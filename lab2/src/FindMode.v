==> flow/design.v <==
module FindMode(
    input                               clk,
    input                               rst,
    input                               next,
    input       [7:0]                   number,
    output reg  [7:0]                   out
); 
	reg [7:0] cnt;
	always @(posedge clk) begin
		if(rst) begin
			out <= 0;
			cnt <= 0;
		end
		if(next) begin
			if(number == out) begin
				cnt <= cnt+1;
			end
			else if(cnt == 0) begin
				cnt <= 1;
				out <= number;
			end
			else begin
				cnt <= cnt-1;
			end
		end
	end
endmodule
From RTL to reports: FindMode. The steps from the RTL of FindMode to its reports follow in flow order. Line numbers count from 1 in the design file above. Operators carry their Yosys type and port widths (W data, S select, Z words). The mark -- stands for no value.

Top: FindMode. Clock input: clk. Standard-cell library: sky130hd. Timing corner: tt_025C_1v80.

Word level. Counts by Yosys on the flattened word-level netlist (proc, flatten, opt, wreduce; memories kept). Register bits leave out memories and registers merged into their read ports (data or address). Print and check cells are left out. Cells with the same type and inputs are merged into one.

The figure for output and inout bits is 8. The entry for bits of input ports reads 11. Register bits: 16.

Multiplexer cells: 8. For equal/unequal tests the number is 1. Under add/sub/neg operators stands 2. The entry for reduce/logical cells reads 2.

Operator list (count): $mux W8 (8); $add A8 B1 Y8 const B (1); $sub A8 B1 Y8 const B (1); $eq A8 B8 Y1 (1); $logic_not A8 Y1 (1); $reduce_bool A2 Y1 (1).

Logic depth. Yosys ltp: most cells in a row. Word level: on the elaborated netlist, between registers, memories and ports. Mapped: between sequential cells and ports; inverters and the memories' decode and read muxes count.

The entry for word-level depth reads 4. For ABC_AREA the number is 0. Gate-level depth with buffers: 7.

Mapped cells and area. Yosys stat after the flow's synthesis: flattened, memories mapped to cells. It holds for the ABC_AREA given above (unset counts as 0); a run with the other value may have another netlist. Totals and module areas in this step are rounded.

Buffers: 3. For sequential area the number is 0.0004 sq mm. Under mapped cells stands 108. The entry for mapped flip-flops reads 16. The figure for chip area (Yosys) is 0.0011 sq mm.

Cell types (count): sky130_fd_sc_hd__edfxtp_1 (8); sky130_fd_sc_hd__dfxtp_1 (8); sky130_fd_sc_hd__mux2_2 (10); sky130_fd_sc_hd__xor2_1 (8); sky130_fd_sc_hd__nor2b_1 (8); sky130_fd_sc_hd__nand3_1 (7); sky130_fd_sc_hd__ha_1 (2); sky130_fd_sc_hd__nor3_1 (5); sky130_fd_sc_hd__nor4_2 (2); sky130_fd_sc_hd__nand2_1 (6); sky130_fd_sc_hd__nand4_1 (3); sky130_fd_sc_hd__or3_1 (3); sky130_fd_sc_hd__nand3_4 (1); sky130_fd_sc_hd__o31a_1 (2); sky130_fd_sc_hd__o32ai_2 (1); sky130_fd_sc_hd__a21oi_1 (3); sky130_fd_sc_hd__a221oi_2 (1); sky130_fd_sc_hd__nor2_1 (4).

Other cell types: 21; their cells: 26.

Timing after synthesis. OpenSTA on the mapped netlist: ideal clock, no wires. The path of least setup slack (recovery checks aside). Input and output delay are each 20% of the period. Register names are those of the netlist, which keeps one name where synthesis merged equal registers.

Path type: in2reg. Start: input port number[2]. End: register cnt[4]. The figure for arrival time is 1732 ps. Under period stands 2460 ps. Under required time stands 2201 ps. Path delay: 1499 ps. Setup time: 259 ps. The figure for driving pins on the path is 6. Under setup slack stands 469 ps. The entry for synthesis period reached reads 1991 ps.

"path delay" = arrival - input delay + setup time. "driving pins on the path" counts driving pins, that of a launching flip-flop among them; a cell with two outputs on the path counts twice. "synthesis period reached" is the clock period less the worst setup slack; recovery checks do not enter. This is arithmetic on one report: input and output delays are still those of the set period (20% each). Between the ends stands the longest chain of elaborated cells between them, by number of cells; it is not shown to be the way that was timed. Of several equally long chains one is given. Each line given opens the expression or statement behind the cell; cells for indexed reads and writes are added by Yosys, which also makes memories of some case tables. At most two assigning lines are given for a register; there are more.

Cell sequence: sky130_fd_sc_hd__xor2_1 > sky130_fd_sc_hd__nor4_2 > sky130_fd_sc_hd__and2_1 > sky130_fd_sc_hd__buf_6 > sky130_fd_sc_hd__nor4_1 > sky130_fd_sc_hd__o31a_1. Under cells in the longest elaborated chain stands 3. Under elaborated cells between the ends (all ways) stands 3. Classes of those cells: eq/ne (1); mux (2).

Ends and longest elaborated chain, after synthesis: start, declared (RTL line 5) `input       [7:0]                   number,`; $eq A8 B8 Y1 (RTL line 15) `if(number == out) begin`; $mux W8 (RTL line 15); $mux W8 (RTL line 14) `if(next) begin`; end, assigned (RTL line 16) `cnt <= cnt+1;`; end, assigned (RTL line 23) `cnt <= cnt-1;`; end, declared (RTL line 8) `reg [7:0] cnt;`.

Path in the finished layout. From the final timing report of run 1: the path of least setup slack in the routed layout; clock arrival at registers is part of the times. The path's times are printed in steps of 10 ps; the period is the one set.

Path type: reg2reg. Start: register cnt[0]. End: register cnt[5]. Under required time stands 2150 ps. The figure for arrival time is 2060 ps. The figure for driving pins on the path is 8. Setup time: 250 ps. Under setup slack stands 90 ps. Under period stands 2120 ps.

Between the ends stands the longest chain of elaborated cells between them, by number of cells; it is not shown to be the way that was timed. Of several equally long chains one is given. At most two assigning lines are given for a register; there are more.

Cell sequence: sky130_fd_sc_hd__edfxtp_1 > sky130_fd_sc_hd__inv_1 > sky130_fd_sc_hd__ha_1 > sky130_fd_sc_hd__or4b_4 > sky130_fd_sc_hd__nor2b_4 > sky130_fd_sc_hd__or3_1 > sky130_fd_sc_hd__mux2_2 > sky130_fd_sc_hd__o32ai_2. Under cells in the longest elaborated chain stands 4. Under elaborated cells between the ends (all ways) stands 6. Classes of those cells: add/sub (2); mux (3); reduce/logical (1).

Ends and longest elaborated chain, after layout: start, declared (RTL line 8) `reg [7:0] cnt;`; start, assigned (RTL line 16) `cnt <= cnt+1;`; start, assigned (RTL line 23) `cnt <= cnt-1;`; $sub A8 B1 Y8 (RTL line 23); $mux W8 (RTL line 18) `else if(cnt == 0) begin`; $mux W8 (RTL line 15) `if(number == out) begin`; $mux W8 (RTL line 14) `if(next) begin`; end, assigned (RTL line 16); end, assigned (RTL line 23); end, declared (RTL line 8).

## Implementation results

FindMode through Yosys and OpenROAD on sky130hd: 2 stored runs, unordered, with their settings and measured results. The constraints put input and output delay at 20% of the set period each and load the outputs with 0.01 pF. "clock period achieved": clock period set for the run, less the worst setup slack. It is reckoned from that one timing run; input and output delays stay at 20% of the period that was set. "worst path time" is the time allowed to the run's worst setup path (the clock period less input and output delay, where it has them) less its slack. Clock arrival times count: a late capture clock shortens it, a late launch clock lengthens it. "power" rests on the timing tool's default activity at the inputs, not on a simulated workload. "worst path time" is known to 10 ps. The measured numbers are rounded.

Run 1 has these settings: period_ns 2.12; CAP_MARGIN 20; CORE_MARGIN 2; CORE_UTILIZATION 40; SLEW_MARGIN 20. The standard-cell area of the final layout stands at 0.00144 sq mm. For the clock period achieved the run shows 2028 ps. The chip area in the Yosys report reads 0.0011 sq mm. The lowest setup slack is 92 ps. The post-layout utilization stands at 53.5%. The worst-case hold slack reads 657 ps. The measured worst path time is 2030 ps. Critical path type: reg2reg. The post-route setup TNS is 0 ps. The power reads 832 µW. The die outline area comes to 0.00318 sq mm.

Run 2 has these settings: period_ns 1.86; CORE_UTILIZATION 27; PLACE_DENSITY_LB_ADDON 0.05; HOLD_SLACK_MARGIN 0.24; CELL_PAD_IN_SITES_GLOBAL_PLACEMENT 2; TNS_END_PERCENT 60; CTS_CLUSTER_SIZE 94; CAP_MARGIN 30; SLEW_MARGIN 20; MAX_ROUTING_LAYER met4; CORE_MARGIN 2. The standard-cell area of the final layout stands at 0.00159 sq mm. For the clock period achieved the run shows 1925 ps. The chip area in the Yosys report reads 0.0011 sq mm. The lowest setup slack is -65 ps. The post-layout utilization stands at 40.1%. The worst-case hold slack reads 482 ps. The measured worst path time is 1930 ps. Critical path type: reg2reg. The post-route setup TNS is -620 ps. The power reads 1060 µW. The die outline area comes to 0.00459 sq mm.
